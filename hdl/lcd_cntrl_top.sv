==> flow/design.v <==
`timescale 1ns / 1ns
module HD44780U_phy #(
    parameter int DATA_WIDTH             = 8,
    parameter int INSTR_WIDTH            = 10,
    parameter int PRESCALER_WIDTH        = 16,
    parameter int CHECK_BUSY_ERROR_WIDTH = 16
) (
    input clk_i,
    input rst_ni,
    input        [PRESCALER_WIDTH-1:0] prescaler_10ns_i,
    input                              phy_enable_i,
    output logic [     DATA_WIDTH-1:0] lcd_data_o,
    input        [INSTR_WIDTH-1:0] lcd_instr_i,     
    input                          valid_instr_i,
    output logic                   ready_instr_o,
    output logic [DATA_WIDTH-1:0] data_out_o,
    input        [DATA_WIDTH-1:0] data_in_i,
    output logic                  rs_o,
    output logic                  rwb_o,
    output logic                  e_o,
    output logic                  data_oe_o
);
  localparam bit [6:0] AddrSetupCnt  = 6;
  localparam bit [6:0] EnPwCnt       = 45;
  localparam bit [6:0] EnCycleCnt    = 100;
  localparam bit [6:0] RDataDelayCnt = 36;
  logic [6:0] cnt;
  logic [PRESCALER_WIDTH-1:0] prescaler_cnt;
  typedef enum {
    IDLE,
    ADDR_PHASE,
    WDATA_PHASE,
    RDATA_PHASE,
    CAPTURE_RDATA,
    E_HOLD
  } state_e;
  state_e curr_state, next_state;
  logic [           1:0] lcd_addr;
  logic [DATA_WIDTH-1:0] data_out_d;
  logic                  e_d;
  logic                  data_oe_d;
  always_ff @(posedge clk_i or negedge rst_ni) begin
    if (!rst_ni) begin
      rs_o       <= 1'b0;
      rwb_o      <= 1'b0;
      e_o        <= 1'b0;
      data_out_o <= '0;
      data_oe_o  <= '0;
    end else begin
      {rs_o, rwb_o} <= lcd_addr;
      e_o           <= e_d;
      data_out_o    <= data_out_d;
      data_oe_o     <= data_oe_d;
    end
  end
  always_ff @(posedge clk_i or negedge rst_ni) begin
    if (!rst_ni) begin
      lcd_data_o <= '0;
    end else if (next_state == CAPTURE_RDATA) begin
      lcd_data_o <= data_in_i;
    end
  end
  logic pipe_in_advance;
  logic pipe_in_valid;
  assign pipe_in_advance = valid_instr_i & ready_instr_o;
  assign ready_instr_o   = pipe_in_valid & phy_enable_i;
  always_ff @(posedge clk_i or negedge rst_ni) begin
    if (!rst_ni) begin
      pipe_in_valid <= 1'b0;
    end else if (pipe_in_advance) begin
      pipe_in_valid <= 1'b0;
    end else if (curr_state == E_HOLD && (cnt == (EnCycleCnt - EnPwCnt) - 1)) begin
      pipe_in_valid <= 1'b1;
    end
  end
  logic rs_instr;
  logic rwb_instr;
  logic [INSTR_WIDTH-3:0] wdata_instr;
  always_ff @(posedge clk_i or negedge rst_ni) begin
    if (!rst_ni) begin
      rs_instr    <= '0;
      rwb_instr   <= '0;
      wdata_instr <= '0;
    end else if (pipe_in_advance) begin
      rs_instr    <= lcd_instr_i[INSTR_WIDTH-1];
      rwb_instr   <= lcd_instr_i[INSTR_WIDTH-2];
      wdata_instr <= lcd_instr_i[INSTR_WIDTH-3:0];
    end
  end
  always_ff @(posedge clk_i or negedge rst_ni) begin
    if (!rst_ni) begin
      cnt           <= '0;
      prescaler_cnt <= '0;
    end else if ((next_state == IDLE) || (next_state != curr_state)) begin
      cnt           <= '0;
      prescaler_cnt <= '0;
    end else if (prescaler_cnt == prescaler_10ns_i - 1) begin
      cnt           <= cnt + 1;
      prescaler_cnt <= '0;
    end else begin
      prescaler_cnt <= prescaler_cnt + 1;
    end
  end
  always_ff @(posedge clk_i or negedge rst_ni) begin
    if (!rst_ni) begin
      curr_state <= IDLE;
    end else begin
      curr_state <= next_state;
    end
  end
  always_comb begin
    e_d = 1'b0;
    lcd_addr   = {rs_o, rwb_o};
    data_out_d = data_out_o;
    data_oe_d  = data_oe_o;
    next_state = curr_state;
    case (curr_state)
      IDLE: begin
        data_oe_d = 1'b0;
        if (pipe_in_advance) begin
          next_state = ADDR_PHASE;
        end
      end
      ADDR_PHASE: begin
        lcd_addr = {rs_instr, rwb_instr};
        if (cnt == AddrSetupCnt) begin
          next_state = WDATA_PHASE;
          if (rwb_instr) begin
            next_state = RDATA_PHASE;
          end
        end
      end
      WDATA_PHASE: begin
        e_d = 1'b1;
        data_out_d = wdata_instr;
        data_oe_d = 1'b1;
        if (cnt == EnPwCnt) begin
          next_state = E_HOLD;
        end
      end
      RDATA_PHASE: begin
        e_d       = 1'b1;
        data_oe_d = 1'b0;
        if (cnt == RDataDelayCnt) begin
          next_state = CAPTURE_RDATA;
        end
      end
      CAPTURE_RDATA: begin
        e_d = 1'b1;
        if (cnt == (EnPwCnt - RDataDelayCnt)) begin
          next_state = E_HOLD;
        end
      end
      E_HOLD: begin
        if (cnt == (EnCycleCnt - EnPwCnt)) begin
          next_state = IDLE;
          if (pipe_in_advance) begin
            next_state = ADDR_PHASE;
          end
        end
      end
      default: begin
        next_state = IDLE;
      end
    endcase
  end
endmodule
`timescale 1ns / 1ns
module lcd_cntrl_cfg #(
    parameter int DATA_WIDTH      = 8,
    parameter int INSTR_WIDTH     = 10,
    parameter int PRESCALER_WIDTH = 16
) (
    input clk_i,
    input rst_ni,
    input        [11:0] haddr_i,
    input        [31:0] hwdata_i,
    input               hwrite_i,
    input        [ 1:0] htrans_i,
    output logic [31:0] hrdata_o,
    output logic        hready_out_o,
    output logic        hresp_o,
    input        [     DATA_WIDTH-1:0] lcd_rdata_i,
    output logic [PRESCALER_WIDTH-1:0] prescaler_10ns_o,
    output logic                       phy_enable_o,
    output logic [    INSTR_WIDTH-1:0] lcd_instr_o,
    input  logic                       phy_ready_i,
    output logic                       valid_instr_o
);
  logic        read_trans;
  logic        write_trans;
  logic        wait_trans;
  logic        ahblite_error_state;
  logic        invalid_trans;
  logic [11:0] haddr_capture;
  logic        hwrite_capture;
  logic        valid_trans;
  logic        lcd_instr_overwritten;
  typedef enum bit [1:0] {
    OKAY   = 2'b10,
    ERROR1 = 2'b01,
    ERROR2 = 2'b11
  } resp_state_e;
  resp_state_e curr_resp_state, next_resp_state;
  always_ff @(posedge clk_i) begin
    if (!rst_ni) begin
      haddr_capture  <= '0;
      hwrite_capture <= '0;
    end else if (htrans_i[1]) begin
      haddr_capture  <= haddr_i;
      hwrite_capture <= hwrite_i;
    end else begin
      hwrite_capture <= 1'b0;
    end
  end
  assign invalid_trans = (
    htrans_i[1] &
    (
        (haddr_i >= 12'hc + 4) |
        (haddr_i == 12'h4) & hwrite_i & !phy_ready_i
    )
);
  always_ff @(posedge clk_i) begin : sm_sync
    if (!rst_ni) begin
      curr_resp_state <= OKAY;
    end else begin
      curr_resp_state <= next_resp_state;
    end
  end
  assign hresp_o      = curr_resp_state[0];
  assign hready_out_o = curr_resp_state[1];
  always_comb begin
    next_resp_state = curr_resp_state;
    case (curr_resp_state)
      OKAY: begin
        if (invalid_trans) begin
          next_resp_state = ERROR1;
        end
      end
      ERROR1: begin
        next_resp_state = ERROR2;
      end
      ERROR2: begin
        next_resp_state = OKAY;
      end
      default: next_resp_state = OKAY;
    endcase
  end
  logic lcd_ctrl_wen;
  logic lcd_ctrl_ren;
  logic lcd_instr_ren;
  logic lcd_instr_wen;
  logic prescaler_wen;
  logic prescaler_ren;
  assign lcd_ctrl_wen  = (haddr_capture == 12'h0) & hwrite_capture & !hresp_o;
  assign lcd_ctrl_ren  = (haddr_capture == 12'h0) & !hwrite_capture & !hresp_o;
  assign lcd_instr_wen = (haddr_capture == 12'h4) & hwrite_capture & !hresp_o;
  assign lcd_instr_ren = (haddr_capture == 12'h4) & !hwrite_capture & !hresp_o;
  assign prescaler_wen = (haddr_capture == 12'hc) & hwrite_capture & !hresp_o;
  assign prescaler_ren = (haddr_capture == 12'hc) & !hwrite_capture & !hresp_o;
  logic lcd_rdata_ren;
  assign lcd_rdata_ren = (haddr_capture == 12'h8) & !hwrite_capture & !hresp_o;
  always_ff @(posedge clk_i) begin : lcd_ctrl_write_reg
    if (!rst_ni) begin
      phy_enable_o <= '0;
    end else if (lcd_ctrl_wen) begin
      phy_enable_o <= hwdata_i[0];
    end
  end
  always_ff @(posedge clk_i) begin : lcd_instr_write_reg
    if (!rst_ni) begin
      lcd_instr_o   <= '0;
      valid_instr_o <= 1'b0;
    end else if (valid_instr_o) begin
      valid_instr_o <= 1'b0;
    end else if (lcd_instr_wen) begin
      lcd_instr_o   <= hwdata_i[INSTR_WIDTH-1:0];
      valid_instr_o <= 1'b1;
    end
  end
  always_ff @(posedge clk_i) begin : prescaler_100n_reg
    if (!rst_ni) begin
      prescaler_10ns_o <= 'd10;
    end else if (prescaler_wen) begin
      prescaler_10ns_o <= hwdata_i[PRESCALER_WIDTH-1:0];
    end
  end
  always_comb begin : read_reg
    case (1)
      lcd_ctrl_ren:  hrdata_o = {30'h0, phy_ready_i, phy_enable_o};
      lcd_instr_ren: hrdata_o = {{(32 - INSTR_WIDTH) {1'b0}}, lcd_instr_o};
      lcd_rdata_ren: hrdata_o = {{(32 - DATA_WIDTH) {1'b0}}, lcd_rdata_i};
      prescaler_ren: hrdata_o = {{(32 - PRESCALER_WIDTH) {1'b0}}, prescaler_10ns_o};
      default:       hrdata_o = 32'h0;
    endcase
  end
endmodule
`timescale 1ns / 1ns
module lcd_cntrl_top #(
    parameter int DATA_WIDTH = 8,
    parameter int INSTR_WIDTH = 10,
    parameter int PRESCALER_WIDTH = 16
) (
    input clk_i,
    input rst_ni,
    input        [11:0] haddr_i,
    input        [ 1:0] htrans_i,
    input        [31:0] hwdata_i,
    input               hwrite_i,
    output logic [31:0] hrdata_o,
    output logic        hready_out_o,
    output logic        hresp_o,
    input  [DATA_WIDTH-1:0] data_in_i,
    output [DATA_WIDTH-1:0] data_out_o,
    output                  data_oe_o,
    output                  rs_o,
    output                  rwb_o,
    output                  e_o
);
  localparam bit [INSTR_WIDTH-1:0] NopCmd = {INSTR_WIDTH{1'b1}};
  logic                       output_en;
  logic [    INSTR_WIDTH-1:0] lcd_instr;   
  logic                       phy_ready;
  logic                       valid_instr;
  logic [PRESCALER_WIDTH-1:0] prescaler_10ns;
  logic [     DATA_WIDTH-1:0] lcd_rdata;
  logic                       phy_enable;
  logic                       pc_clear;
  lcd_cntrl_cfg #(
      .DATA_WIDTH(DATA_WIDTH),
      .INSTR_WIDTH(INSTR_WIDTH),
      .PRESCALER_WIDTH(PRESCALER_WIDTH)
  ) lcd_cntrl_cfg (
      .clk_i (clk_i),
      .rst_ni(rst_ni),
      .haddr_i     (haddr_i),
      .hrdata_o    (hrdata_o),
      .hresp_o     (hresp_o),
      .htrans_i    (htrans_i),
      .hwdata_i    (hwdata_i),
      .hwrite_i    (hwrite_i),
      .hready_out_o(hready_out_o),
      .prescaler_10ns_o(prescaler_10ns),
      .phy_enable_o    (phy_enable),
      .lcd_instr_o     (lcd_instr),
      .phy_ready_i     (phy_ready),
      .valid_instr_o   (valid_instr),
      .lcd_rdata_i     (lcd_rdata)
  );
  HD44780U_phy #(
      .DATA_WIDTH(DATA_WIDTH),
      .INSTR_WIDTH(INSTR_WIDTH),
      .PRESCALER_WIDTH(PRESCALER_WIDTH)
  ) lcd_phy (
      .clk_i (clk_i),
      .rst_ni(rst_ni),
      .prescaler_10ns_i(prescaler_10ns),
      .phy_enable_i    (phy_enable),
      .lcd_data_o      (lcd_rdata),
      .lcd_instr_i  (lcd_instr),
      .valid_instr_i(valid_instr),
      .ready_instr_o(phy_ready),
      .data_in_i (data_in_i),
      .data_out_o(data_out_o),
      .data_oe_o (data_oe_o),
      .rs_o      (rs_o),
      .rwb_o     (rwb_o),
      .e_o       (e_o)
  );
endmodule
# From RTL to reports: lcd_cntrl_top
# The steps from the RTL of lcd_cntrl_top to its reports follow in flow order.
# Lines are those of the file above, counted from 1.
# The mark -- stands for no value.
[design]
top = "lcd_cntrl_top"
clock = "clk_i"
cell_library = "sky130hd"
corner = "tt_025C_1v80"

# Elaborated design
# Source: Yosys, flattened and elaborated, memories not mapped. Widths are those after wreduce. Registers that Yosys merges into a memory's read port (data or address) are not register bits. Print and check cells do not count. Equal cells are merged and count once.
[op_classes]
cmp = 1
n_addsub = 3
reduce_logical = 16
logic = 22
equal = 21
n_mux = 24
[op_table]
columns = ["cell", "count"]
rows = [
  ["two-way mux 32 bit", 9],
  ["parallel mux 32 bit (select 6 bit)", 1],
  ["== test 32 x 3 -> 1 bit with constant B", 3],
  ["== test 32 x 2 -> 1 bit with constant B", 2],
  ["zero test 32 bit", 2],
  ["two-way mux 16 bit", 3],
  ["== test 16 x 32 -> 1 bit", 1],
  ["== test 32 x 1 -> 1 bit with constant B", 1],
  ["inequality test 32 bit", 1],
  ["== test 7 x 6 -> 1 bit with constant B", 4],
  ["== test 12 x 3 -> 1 bit with constant B", 2],
  ["== test 12 x 4 -> 1 bit with constant B", 2],
  ["AND 1 bit", 19],
  ["subtractor 16 x 1 -> 17 bit with constant B", 1],
  ["adder 16 x 1 -> 16 bit with constant B", 1],
  ["two-way mux 7 bit", 2],
  [">= comparator 12 x 5 -> 1 bit with constant B", 1],
  ["zero test 12 bit", 1],
  ["adder 7 x 1 -> 7 bit with constant B", 1],
  ["== test 7 x 3 -> 1 bit with constant B", 1],
  ["== test 7 x 4 -> 1 bit with constant B", 1],
  ["nonzero test 2 bit", 3],
  ["two-way mux 1 bit", 6],
  ["AND reduction 2 bit", 2],
  ["OR reduction 2 bit", 2],
  ["parallel mux 2 bit (select 2 bit)", 1],
  ["zero test 1 bit", 3],
  ["OR reduction 3 bit", 1],
]
# Not listed: further kinds 9, cells in them 10.
[word_totals]
output_inout_bits = 46
inputBits = 57
wordCells = 107
reg_bits = 129

# Depth
# Longest topological path by Yosys (ltp), each cell counted once; first at word level (registers and memories cut), then after technology mapping (sequential cells cut; the memories' decode and read muxes count).
[logic_depth]
depth_word = 8
abc_area = 0
mapped_depth = 12
ltp_nobuf = 9

# Synthesis result
# The flow's flattened synthesis, as Yosys stat reports it; memories are mapped. The netlist is that of the ABC_AREA named above (0 if unset); the other value can give another one.
# Totals and module areas in this step are rounded.
[by_type]
columns = ["cell_type", "count", "type_area_um2"]
rows = [
  ["sky130_fd_sc_hd__dfrtp_1", 86, 2.15E+03],
  ["sky130_fd_sc_hd__dfxtp_1", 43, 860.826],
  ["sky130_fd_sc_hd__mux2i_1", 39, 390.374],
  ["sky130_fd_sc_hd__mux2_2", 29, 326.563],
  ["sky130_fd_sc_hd__nor2_1", 79, 296.534],
  ["sky130_fd_sc_hd__xnor2_1", 17, 148.893],
  ["sky130_fd_sc_hd__nand3_1", 27, 135.13],
  ["sky130_fd_sc_hd__xor2_1", 15, 131.376],
  ["sky130_fd_sc_hd__buf_4", 16, 120.115],
  ["sky130_fd_sc_hd__nor4_1", 16, 100.096],
  ["sky130_fd_sc_hd__inv_1", 25, 93.84],
  ["sky130_fd_sc_hd__ha_1", 7, 87.584],
  ["sky130_fd_sc_hd__a222oi_1", 8, 80.077],
  ["sky130_fd_sc_hd__nand2_1", 20, 75.072],
  ["sky130_fd_sc_hd__and2_1", 11, 68.816],
  ["sky130_fd_sc_hd__a21oi_1", 12, 60.058],
  ["sky130_fd_sc_hd__clkbuf_1", 14, 52.55],
  ["sky130_fd_sc_hd__a31oi_1", 8, 50.048],
]
# Other cell types: 42; their cells: 104.
[synth_totals]
buf_cells = 39
sequential_area_um2 = 3013
cell_count = 576
mapped_area_um2 = 5987
ff_cells = 129
# The figures by module come from a second, unflattened synthesis with its own total; it is not the netlist above.
[unflattened]
cells_unflattened = 609
hier_area_um2 = 6305
# Rows give one instance, submodules left out.
[by_module]
columns = ["module", "area_um2", "mod_seq_area_um2", "instances", "n_cells"]
rows = [
  ["HD44780U_phy", 4115, 2152, 1, 372],
  ["lcd_cntrl_cfg", 2190, 860.8, 1, 237],
  ["lcd_cntrl_top", 0.0, 0.0, 1, 0],
]

# Timing after synthesis
# Path of least setup slack by OpenSTA after synthesis, without wires, with an ideal clock, recovery checks aside; 20% of the period is set as input and as output delay. Where synthesis merged equal registers, the netlist keeps one of their names.
[synth_path]
kind = "register -> register"
from = "reg lcd_cntrl_cfg.prescaler_10ns_o[0]"
to = "reg lcd_phy.cnt[4]"
period_ns = 4.67
driving_pins = 13
path_slack_ns = 1.726
n_path_buf = 3
t_arrival_ns = 2.863
path_delay_ns = 2.944
t_first_pin_ns = 0.000
synth_period_reached_ns = 2.944
# "path_delay_ns" is the arrival time less input delay plus setup time.
# "driving_pins": output pins that drive a net of the path, with the launching flip-flop's if there is one; two outputs of one cell count as two.
# "synth_period_reached_ns" = period - worst setup slack (recovery checks aside). The figure is calculated, with input and output delays left at 20% of the set period.
# Between the ends stands the longest chain of elaborated cells between them, by number of cells; it is not shown to be the way that was timed. Of several equally long chains one is given.
# Each line given opens the expression or statement behind the cell; cells for indexed reads and writes are added by Yosys, which also makes memories of some case tables.
# A register here has more assigning lines than the two given.
[synth_via]
path_cell_list = "sky130_fd_sc_hd__dfxtp_1 > sky130_fd_sc_hd__buf_6 > sky130_fd_sc_hd__inv_1 > sky130_fd_sc_hd__ha_1 > sky130_fd_sc_hd__buf_2 > sky130_fd_sc_hd__nor3b_1 > sky130_fd_sc_hd__xor2_1 > sky130_fd_sc_hd__or3_1 > sky130_fd_sc_hd__a2111oi_2 > sky130_fd_sc_hd__nand3_1 > sky130_fd_sc_hd__buf_2 > sky130_fd_sc_hd__or4_1 > sky130_fd_sc_hd__a21oi_1"
elab_chain_cells = 4
cone_cells = 5
lines_between = 2
cone_classes = "1 x add/sub; 1 x eq/ne; 2 x mux; 1 x reduce/logical"
[synth_rtl]
columns = ["element", "line", "rtl"]
rows = [
  ["from (decl)", 184, "output logic [PRESCALER_WIDTH-1:0] prescaler_10ns_o,"],
  ["from (assign)", 283, "prescaler_10ns_o <= 'd10;"],
  ["from (assign)", 285, "prescaler_10ns_o <= hwdata_i[PRESCALER_WIDTH-1:0];"],
  ["subtractor 16 x 1 -> 17 bit", 97, "end else if (prescaler_cnt == prescaler_10ns_i - 1) begin"],
  ["== test 16 x 32 -> 1 bit", 97, ""],
  ["two-way mux 7 bit", 97, ""],
  ["two-way mux 7 bit", 94, "end else if ((next_state == IDLE) || (next_state != curr_state)) begin"],
  ["to (assign)", 95, "cnt           <= '0;"],
  ["to (assign)", 98, "cnt           <= cnt + 1;"],
  ["to (decl)", 27, "logic [6:0] cnt;"],
]

# Path in the finished layout
# Path of least setup slack in the final report of flow run 1 (OpenROAD, finished layout, wires in). Where an end is a register, its clock arrival counts in the times.
[layout_path]
kind = "register -> output"
from = "reg lcd_cntrl_cfg.haddr_capture[8]"
to = "out hrdata_o[9]"
t_arrival_ns = 2.13
t_first_pin_ns = 0.42
path_slack_ns = 0.52
period_ns = 3.31
driving_pins = 8
n_path_buf = 3
# Between the ends stands the longest chain of elaborated cells between them, by number of cells; it is not shown to be the way that was timed. Of several equally long chains one is given.
[layout_via]
path_cell_list = "sky130_fd_sc_hd__dfxtp_2 > sky130_fd_sc_hd__nor4_4 > sky130_fd_sc_hd__nand4_1 > sky130_fd_sc_hd__buf_4 > sky130_fd_sc_hd__nor2_4 > sky130_fd_sc_hd__buf_12 > sky130_fd_sc_hd__a22o_1 > sky130_fd_sc_hd__clkdlybuf4s15_2"
elab_chain_cells = 7
cone_cells = 16
cone_classes = "3 x eq/ne; 4 x mux; 8 x logic; 1 x reduce/logical"
[layout_rtl]
columns = ["element", "line", "rtl"]
rows = [
  ["from (decl)", 195, "logic [11:0] haddr_capture;"],
  ["from (assign)", 207, "haddr_capture  <= '0;"],
  ["from (assign)", 210, "haddr_capture  <= haddr_i;"],
  ["== test 12 x 4 -> 1 bit", 260, "assign prescaler_ren = (haddr_capture == 12'hc) & !hwrite_capture & !hresp_o;"],
  ["AND 1 bit x2", 260, ""],
  ["two-way mux 16 bit", 289, "case (1)"],
  ["two-way mux 32 bit x3", 289, ""],
  ["to (decl)", 310, "output logic [31:0] hrdata_o,"],
]

# Stored flow runs of lcd_cntrl_top (2 of them; Yosys, OpenROAD, sky130hd). They differ in their settings and are not a sequence. Constraints: input delay and output delay 20% of the set period each, output load 0.01 pF.
# "clock_period_reached_ns" means the clock period less the worst setup slack. The figure is calculated, with input and output delays left at 20% of the set period.
# "final_power_mw" rests on the timing tool's default activity at the inputs, not on a simulated workload.
# The measured numbers are rounded.

[[run]]
name = "flow run 1"
[run.settings]
period_ns = 3.31
CORE_UTILIZATION = 40
SETUP_SLACK_MARGIN = 0.68
CELL_PAD_IN_SITES_DETAIL_PLACEMENT = 1
TNS_END_PERCENT = 95
GPL_ROUTABILITY_DRIVEN = 0
CAP_MARGIN = 20
CORE_MARGIN = 2
SLEW_MARGIN = 20
[run.results]
post_synth_area_um2 = 5987
design.die.area_um2 = 15960
finish.stdcell_area_um2 = 7978
utilization_pct = 54.7
setup_ws_ns = 0.523
tns_setup_ns = 0.000
final_power_mw = 3.518
clock_period_reached_ns = 2.787

[[run]]
name = "flow run 2"
[run.settings]
period_ns = 2.14
CORE_UTILIZATION = 41
SETUP_SLACK_MARGIN = 0.15
PLACE_DENSITY_LB_ADDON = 0.28
TNS_END_PERCENT = 30
ABC_AREA = 0
GPL_TIMING_DRIVEN = 0
CAP_MARGIN = 30
CORE_MARGIN = 2
SLEW_MARGIN = 20
[run.results]
post_synth_area_um2 = 5987
design.die.area_um2 = 15580
finish.stdcell_area_um2 = 8426
utilization_pct = 58.4
setup_ws_ns = -0.674
tns_setup_ns = -24.09
final_power_mw = 5.585
clock_period_reached_ns = 2.814
